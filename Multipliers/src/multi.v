==> flow/design.v <==
`timescale 1ns/10ps
interface g16_if (input sysClk, input rst);
  logic need,YouGotIt;
  logic [47:0] Adr,addrM;
  logic [15:0] dbus_in,dataOut,DinMast,DoutM;
  logic tarActive,Clast,Clast_mstr;
  modport CLKS(input sysClk,input rst);
  modport Mstr(
        input need, output YouGotIt,
        input addrM, input DoutM, output DinMast,
        output Clast_mstr
  );
  modport MstrR(
        output need, input YouGotIt,
        output addrM, output DoutM, input DinMast,
        input Clast
  );
  modport Slave(
        output Adr, output dbus_in, input dataOut,
        output tarActive, input Clast
  );
  modport SlaveR(
        input Adr, input dbus_in, output dataOut,
        input tarActive, input Clast
  );
endinterface
`timescale 1ns/10ps
module multi(clock, reset, mlier, mcand, prodt, start, valid);
	input 			clock;
	input 			reset;
	input [31:0]	mlier;
	input [31:0] 	mcand;
	input 			start;
	output [63:0] 	prodt;
	output 			valid; 
	reg   [63:0] prodt;
	wire         valid;
	wire  [31:0] reg_mlier, reg_mcand, comp_mlier, comp_mcand;
	reg  [63:0] acc_d;
	reg  [33:0] shift_position;
	wire [63:0] acc;
	reg  [63:0] mcand_sft;
	reg  [31:0] mlier_sft;
	reg         load_vals;
	wire [63:0] true_mcand;
	reg         msb_mlier, msb_mcand;
	FullAdder32Bit U2 (comp_mlier, cout1, ~mlier, 32'b1, 1'b0);
	FullAdder32Bit U3 (comp_mcand, cout2, ~mcand, 32'b1, 1'b0);
	assign  reg_mlier = (mlier[31])? comp_mlier : mlier;
	assign  reg_mcand = (mcand[31])? comp_mcand : mcand;
	assign true_mcand = mlier_sft[0]? mcand_sft:0;
	FullAdder64Bit U1	(
							.sum	(acc), 
							.cout	(), 
							.a		(acc_d), 
							.b		(true_mcand), 
							.cin	(1'b0)
						);
	always @( posedge clock or posedge reset ) begin
	    if ( reset ) begin
	        mcand_sft 	<= 0;    
	        mlier_sft 	<= 0;    
	        acc_d 		<= 0;
	        msb_mlier 	<= 0; 
	        msb_mcand 	<= 0;   
	        shift_position 	<= 34'b1;    
			load_vals 	<= 0;
	    end else begin
	    	if (!load_vals) begin
	        	if (start) begin
			        mcand_sft <= {32'b0, reg_mcand};    
			        mlier_sft <= {1'b1 , reg_mlier};     
					msb_mlier <= mlier[31]; 
					msb_mcand <= mcand[31];
	          	end else begin
		        	mcand_sft <= 0;    
		        	mlier_sft <= 0;     
					msb_mlier <= 0; 
					msb_mcand <= 0;
	          end
			end else begin
				mcand_sft <= {mcand_sft[62:0], 1'b0};
				mlier_sft <= {1'b0, mlier_sft[31:1]};
			end
	    	if (!start) begin
				load_vals <= 0;
			end else begin
				load_vals <= 1;
			end
			if (!start) begin
		       	acc_d			<= 0;    
		        shift_position 	<= 34'b1;    
			end else begin
		       	acc_d 			<= acc;    
		        shift_position 	<= {shift_position[32:0], 1'b0};    
			end
	   	end
	end 
	wire [63: 0] prodt_tmp;
	wire [63: 0] prodt_out;
	assign  prodt_tmp = ~(acc - 1'b1);
	assign  prodt_out = ((msb_mlier ^ msb_mcand) && (|acc))? {1'b1,prodt_tmp} : {1'b0, acc};
	assign valid = shift_position[33];
	always @( posedge clock or posedge reset ) begin
	    if ( reset ) begin
	        prodt <= 0;    
	    end else begin 
	       	prodt <= prodt_out;    
	    end
	end 
endmodule
module FullAdder1Bit (sum, cout, a, b, cin);
	input a, b, cin; 
	output sum, cout;
	wire sum_1st, cout_1st;
	assign sum_1st = a ^ b;
	assign cout_1st = a & b;
	assign sum = sum_1st ^ cin;
	assign cout = (sum_1st & cin) | cout_1st;
endmodule
module FullAdder8Bit (sum, cout, a, b, cin);
	input  [7:0] a, b; 
	input        cin;
	output [7:0] sum;
	output       cout;
	wire cin2,cin3,cin4,cin5,cin6,cin7,cin8;
	FullAdder1Bit add1_inst1(sum[0], cin2, a[0], b[0], cin);
	FullAdder1Bit add1_inst2(sum[1], cin3, a[1], b[1], cin2);
	FullAdder1Bit add1_inst3(sum[2], cin4, a[2], b[2], cin3);
	FullAdder1Bit add1_inst4(sum[3], cin5, a[3], b[3], cin4);
	FullAdder1Bit add1_inst5(sum[4], cin6, a[4], b[4], cin5);
	FullAdder1Bit add1_inst6(sum[5], cin7, a[5], b[5], cin6);
	FullAdder1Bit add1_inst7(sum[6], cin8, a[6], b[6], cin7);
	FullAdder1Bit add1_inst8(sum[7], cout, a[7], b[7], cin8);
endmodule
module FullAdder32Bit (sum, cout, a, b, cin);
	input  [31:0] a, b; 
	input         cin;
	output [31:0] sum;
	output        cout;
	wire cin2,cin3,cin4;
	FullAdder8Bit add8_inst1(sum[ 7: 0], cin2, a[ 7: 0], b[ 7: 0], cin);
	FullAdder8Bit add8_inst2(sum[15: 8], cin3, a[15: 8], b[15: 8], cin2);
	FullAdder8Bit add8_inst3(sum[23:16], cin4, a[23:16], b[23:16], cin3);
	FullAdder8Bit add8_inst4(sum[31:24], cout, a[31:24], b[31:24], cin4);
endmodule
module FullAdder64Bit (sum, cout, a, b, cin);
	input  [63:0] a, b; 
	input         cin;
	output [63:0] sum;
	output        cout;
	wire cin2;
	FullAdder32Bit add32_inst1(sum[31: 0], cin2, a[31: 0], b[31: 0], cin);
	FullAdder32Bit add32_inst2(sum[63:32], cout, a[63:32], b[63:32], cin2);
endmodule
Step by step through the tools: multi. What the tools print for multi, step after step. Line numbers count from 1 in the design file above. Not given: -

Top module: multi. Clock: clock. Cell library: sky130hd. Library corner: tt_025C_1v80.

Elaborated design. Counts by Yosys on the flattened word-level netlist (proc, flatten, opt, wreduce; memories kept). Register bits leave out memories and registers merged into their read ports (data or address); mux counts leave out enables and synchronous resets folded into registers. Print and check cells are left out. Cells with the same type and inputs are merged into one.

The entry for cells after elaboration reads 466. Output and inout bits: 65. Under input port bits stands 67. Under bits in registers stands 261.

$add $sub $neg: 1. Muxes and demuxes: 13. Under reduce/logical cells stands 2. For bitwise operators the number is 442.

Operator list (number): 64-bit 2-to-1 mux (4); 1-bit XOR (190); 1-bit bitwise AND (185); 32-bit 2-to-1 mux (5); 32-bit NOT (2); 64-bit by 1-bit subtractor with 64-bit output (second input constant) (1); 64-bit NOT (1); 64-bit OR reduction (1); 1-bit OR (62); 34-bit 2-to-1 mux (1); 1-bit 2-to-1 mux (3); 1-bit NOT (2); 1-bit logical AND (1).

Depth. Longest topological path by Yosys (ltp), each cell counted once; first at word level (registers and memories cut), then after technology mapping (sequential cells cut; the memories' decode and read muxes count).

The figure for depth after elaboration is 130. ABC_AREA: 0. The entry for mapped depth reads 74. Mapped depth without buffers: 72.

Netlist. The flow's flattened synthesis, as Yosys stat reports it; memories are mapped. The netlist is that of the ABC_AREA named above (0 if unset); the other value can give another one. The area totals of this step are shown rounded.

For flip-flops the number is 261. The figure for mapped cells is 1161. The entry for buffer cells reads 52. Cell area after synthesis: 12800 µm².

Cells by type (number): sky130_fd_sc_hd__dfrtp_1 (260); sky130_fd_sc_hd__fa_1 (62); sky130_fd_sc_hd__ha_1 (62); sky130_fd_sc_hd__mux2i_1 (62); sky130_fd_sc_hd__nand2_1 (135); sky130_fd_sc_hd__xnor2_1 (57); sky130_fd_sc_hd__inv_1 (128); sky130_fd_sc_hd__and2_1 (74); sky130_fd_sc_hd__o21ai_0 (66); sky130_fd_sc_hd__nor2_1 (83); sky130_fd_sc_hd__clkbuf_1 (43); sky130_fd_sc_hd__and3_1 (22); sky130_fd_sc_hd__a31oi_1 (18); sky130_fd_sc_hd__a21oi_1 (17); sky130_fd_sc_hd__nand4_1 (12); sky130_fd_sc_hd__a41oi_1 (8); sky130_fd_sc_hd__xor2_1 (7); sky130_fd_sc_hd__buf_6 (4).

Other cell types: 20; their cells: 41. The figures by module come from a second, unflattened synthesis with its own total; it is not the netlist above.

The figure for cells (unflattened synthesis) is 1123. For area (unflattened synthesis) the number is 13500 µm².

Rows give one instance, submodules left out.

Modules: multi (cells 995, times used 1, sequential area 6530 µm², area 11000 µm²); FullAdder1Bit (cells 1, times used 128, sequential area 0.0 µm², area 20.0 µm²); FullAdder32Bit (cells 0, times used 4, sequential area 0.0 µm², area 0.0 µm²); FullAdder64Bit (cells 0, times used 1, sequential area 0.0 µm², area 0.0 µm²); FullAdder8Bit (cells 0, times used 16, sequential area 0.0 µm², area 0.0 µm²).

Worst setup path after synthesis. Source: OpenSTA report_checks on the synthesized netlist (no wires, ideal clock, input and output delay 20% of the period each), path of least setup slack; recovery checks are left aside. Register names are those of the netlist, which keeps one name where synthesis merged equal registers.

Kind: flip-flop to flip-flop. Start: register mlier_sft[0]. End: register prodt[38]. Under arrival stands 27616 ps. For path slack the number is 12959 ps. The figure for time at the first pin is 0 ps. The figure for stages on the path is 75. The figure for delay of the path is 27741 ps. Under library setup time stands 125 ps. The entry for data required time reads 40575 ps. The figure for period is 40700 ps. For synthesis period reached the number is 27741 ps.

"delay of the path" is the arrival time less input delay plus setup time. "stages on the path": output pins that drive a net of the path, with the launching flip-flop's if there is one; two outputs of one cell count as two. "synthesis period reached" = period - worst setup slack (recovery checks aside). The figure is calculated, with input and output delays left at 20% of the set period. Between the ends stands the longest chain of elaborated cells between them, by number of cells; it is not shown to be the way that was timed. Of several equally long chains one is given. Each line given opens the expression or statement behind the cell; cells for indexed reads and writes are added by Yosys, which also makes memories of some case tables. At most two assigning lines are given for a register; there are more.

Path through: sky130_fd_sc_hd__dfrtp_1 > sky130_fd_sc_hd__clkbuf_1 > sky130_fd_sc_hd__and2_1 > sky130_fd_sc_hd__ha_1 > sky130_fd_sc_hd__fa_1 > sky130_fd_sc_hd__fa_1 > sky130_fd_sc_hd__inv_1 > sky130_fd_sc_hd__fa_1 > sky130_fd_sc_hd__fa_1 > sky130_fd_sc_hd__fa_1 > sky130_fd_sc_hd__fa_1 > sky130_fd_sc_hd__fa_1 > sky130_fd_sc_hd__fa_1 > sky130_fd_sc_hd__fa_1 > sky130_fd_sc_hd__fa_1 > sky130_fd_sc_hd__fa_1 > sky130_fd_sc_hd__fa_1 > sky130_fd_sc_hd__fa_1 > [39 not listed] > sky130_fd_sc_hd__fa_1 > sky130_fd_sc_hd__fa_1 > sky130_fd_sc_hd__fa_1 > sky130_fd_sc_hd__fa_1 > sky130_fd_sc_hd__fa_1 > sky130_fd_sc_hd__fa_1 > sky130_fd_sc_hd__fa_1 > sky130_fd_sc_hd__fa_1 > sky130_fd_sc_hd__fa_1 > sky130_fd_sc_hd__inv_1 > sky130_fd_sc_hd__fa_1 > sky130_fd_sc_hd__xnor2_1 > sky130_fd_sc_hd__xnor2_1 > sky130_fd_sc_hd__nand4b_1 > sky130_fd_sc_hd__o41ai_4 > sky130_fd_sc_hd__buf_6 > sky130_fd_sc_hd__a41oi_1 > sky130_fd_sc_hd__xnor2_1. Under cells in the longest elaborated chain stands 130. The figure for elaborated cells on any way between the ends is 320. The entry for RTL lines with such cells reads 7.

Ends and longest elaborated chain, after synthesis: from (decl) (RTL line 43) `reg [31:0] mlier_sft;`; from (assign) (RTL line 72) `mlier_sft <= {1'b1 , reg_mlier};`; from (assign) (RTL line 83) `mlier_sft <= {1'b0, mlier_sft[31:1]};`; 64-bit 2-to-1 mux (RTL line 51) `assign true_mcand = mlier_sft[0]? mcand_sft:0;`; 1-bit XOR (RTL line 116) `assign sum_1st = a ^ b;`; 1-bit bitwise AND (RTL line 119) `assign cout = (sum_1st & cin) | cout_1st;`; 1-bit OR (RTL line 119); 1-bit bitwise AND (RTL line 119); 1-bit OR (RTL line 119); 1-bit bitwise AND (RTL line 119); [116 not listed]; 1-bit OR (RTL line 119); 1-bit bitwise AND (RTL line 119); 1-bit OR (RTL line 119); 1-bit XOR (RTL line 118) `assign sum = sum_1st ^ cin;`; 64-bit OR reduction (RTL line 102) `assign prodt_out = ((msb_mlier ^ msb_mcand) && (|acc))? {1'b1,prodt_tmp} : {1'b0, acc};`; 1-bit logical AND (RTL line 102); 64-bit 2-to-1 mux (RTL line 102); to (assign) (RTL line 106) `prodt <= 0;`; to (assign) (RTL line 108) `prodt <= prodt_out;`; to (decl) (RTL line 34) `output [63:0] prodt;`.

Worst path after layout. Path of least setup slack in the final report of run 1 (OpenROAD, finished layout, wires in). Where an end is a register, its clock arrival counts in the times. The report prints the path's times to 10 ps; the period is as set.

Kind: flip-flop to flip-flop. Start: register mlier_sft[0]. End: register prodt[25]. The figure for stages on the path is 73. Under arrival stands 23940 ps. For path slack the number is -1120 ps. The figure for period is 22400 ps. The figure for time at the first pin is 530 ps. The entry for data required time reads 22810 ps. Under library setup time stands 110 ps.

Between the ends stands the longest chain of elaborated cells between them, by number of cells; it is not shown to be the way that was timed. Of several equally long chains one is given. At most two assigning lines are given for a register; there are more.

Path through: sky130_fd_sc_hd__dfrtp_1 > sky130_fd_sc_hd__and2_4 > sky130_fd_sc_hd__ha_4 > sky130_fd_sc_hd__fa_2 > sky130_fd_sc_hd__fa_2 > sky130_fd_sc_hd__inv_2 > sky130_fd_sc_hd__fa_2 > sky130_fd_sc_hd__fa_2 > sky130_fd_sc_hd__fa_2 > sky130_fd_sc_hd__fa_2 > sky130_fd_sc_hd__fa_2 > sky130_fd_sc_hd__fa_2 > sky130_fd_sc_hd__fa_2 > sky130_fd_sc_hd__fa_2 > sky130_fd_sc_hd__fa_2 > sky130_fd_sc_hd__fa_2 > sky130_fd_sc_hd__fa_2 > sky130_fd_sc_hd__fa_2 > [37 not listed] > sky130_fd_sc_hd__fa_2 > sky130_fd_sc_hd__fa_2 > sky130_fd_sc_hd__fa_2 > sky130_fd_sc_hd__fa_2 > sky130_fd_sc_hd__fa_2 > sky130_fd_sc_hd__fa_2 > sky130_fd_sc_hd__fa_2 > sky130_fd_sc_hd__fa_2 > sky130_fd_sc_hd__fa_2 > sky130_fd_sc_hd__fa_2 > sky130_fd_sc_hd__inv_2 > sky130_fd_sc_hd__fa_2 > sky130_fd_sc_hd__nand4b_1 > sky130_fd_sc_hd__o41ai_4 > sky130_fd_sc_hd__buf_6 > sky130_fd_sc_hd__clkbuf_16 > sky130_fd_sc_hd__nor2_4 > sky130_fd_sc_hd__xnor2_2. Under cells in the longest elaborated chain stands 130. The figure for elaborated cells on any way between the ends is 320. The entry for RTL lines with such cells reads 7.

Ends and longest elaborated chain, post-layout: from (decl) (RTL line 43) `reg [31:0] mlier_sft;`; from (assign) (RTL line 72) `mlier_sft <= {1'b1 , reg_mlier};`; from (assign) (RTL line 83) `mlier_sft <= {1'b0, mlier_sft[31:1]};`; 64-bit 2-to-1 mux (RTL line 51) `assign true_mcand = mlier_sft[0]? mcand_sft:0;`; 1-bit XOR (RTL line 116) `assign sum_1st = a ^ b;`; 1-bit bitwise AND (RTL line 119) `assign cout = (sum_1st & cin) | cout_1st;`; 1-bit OR (RTL line 119); 1-bit bitwise AND (RTL line 119); 1-bit OR (RTL line 119); 1-bit bitwise AND (RTL line 119); [116 not listed]; 1-bit OR (RTL line 119); 1-bit bitwise AND (RTL line 119); 1-bit OR (RTL line 119); 1-bit XOR (RTL line 118) `assign sum = sum_1st ^ cin;`; 64-bit OR reduction (RTL line 102) `assign prodt_out = ((msb_mlier ^ msb_mcand) && (|acc))? {1'b1,prodt_tmp} : {1'b0, acc};`; 1-bit logical AND (RTL line 102); 64-bit 2-to-1 mux (RTL line 102); to (assign) (RTL line 106) `prodt <= 0;`; to (assign) (RTL line 108) `prodt <= prodt_out;`; to (decl) (RTL line 34) `output [63:0] prodt;`.

Top module multi; platform sky130hd; tools Yosys and OpenROAD; 2 stored runs in no particular order. Input and output delays are each 20% of the period that was set; the output load is 0.01 pF. "reached clock period" = clock period - worst setup slack. The figure is calculated, with input and output delays left at 20% of the set period. "time on the worst setup path" = time allowed to the worst setup path (clock period - input delay - output delay, where it has them) - its slack; a late launch clock adds to it, a late capture clock takes from it. "time on the worst setup path" is known to 10 ps. Values from the reports are rounded here.

Run 1 has these settings: period_ns 22.4; CORE_UTILIZATION 49; SETUP_SLACK_MARGIN 2.13; PLACE_DENSITY 0.67; CORE_ASPECT_RATIO 1.62; MAX_ROUTING_LAYER met5; CAP_MARGIN 20; CORE_MARGIN 2; SLEW_MARGIN 20. The mapped cell area after synthesis comes to 12800 µm². The measured die footprint is 27500 µm². The standard-cell area after routing comes to 16100 µm². For the worst setup slack after layout the run shows -1120 ps. The worst-case hold slack stands at 451 ps. The reached clock period is 23524 ps. The time on the worst setup path comes to 23520 ps. Class of the worst setup path: flip-flop to flip-flop.

Run 2 has these settings: period_ns 26.2; CAP_MARGIN 20; CORE_MARGIN 2; CORE_UTILIZATION 40; SLEW_MARGIN 20. The mapped cell area after synthesis comes to 12800 µm². The measured die footprint is 33500 µm². The standard-cell area after routing comes to 15800 µm². For the worst setup slack after layout the run shows 893 ps. The worst-case hold slack stands at 437 ps. The reached clock period is 25307 ps. The time on the worst setup path comes to 25310 ps. Class of the worst setup path: flip-flop to flip-flop.
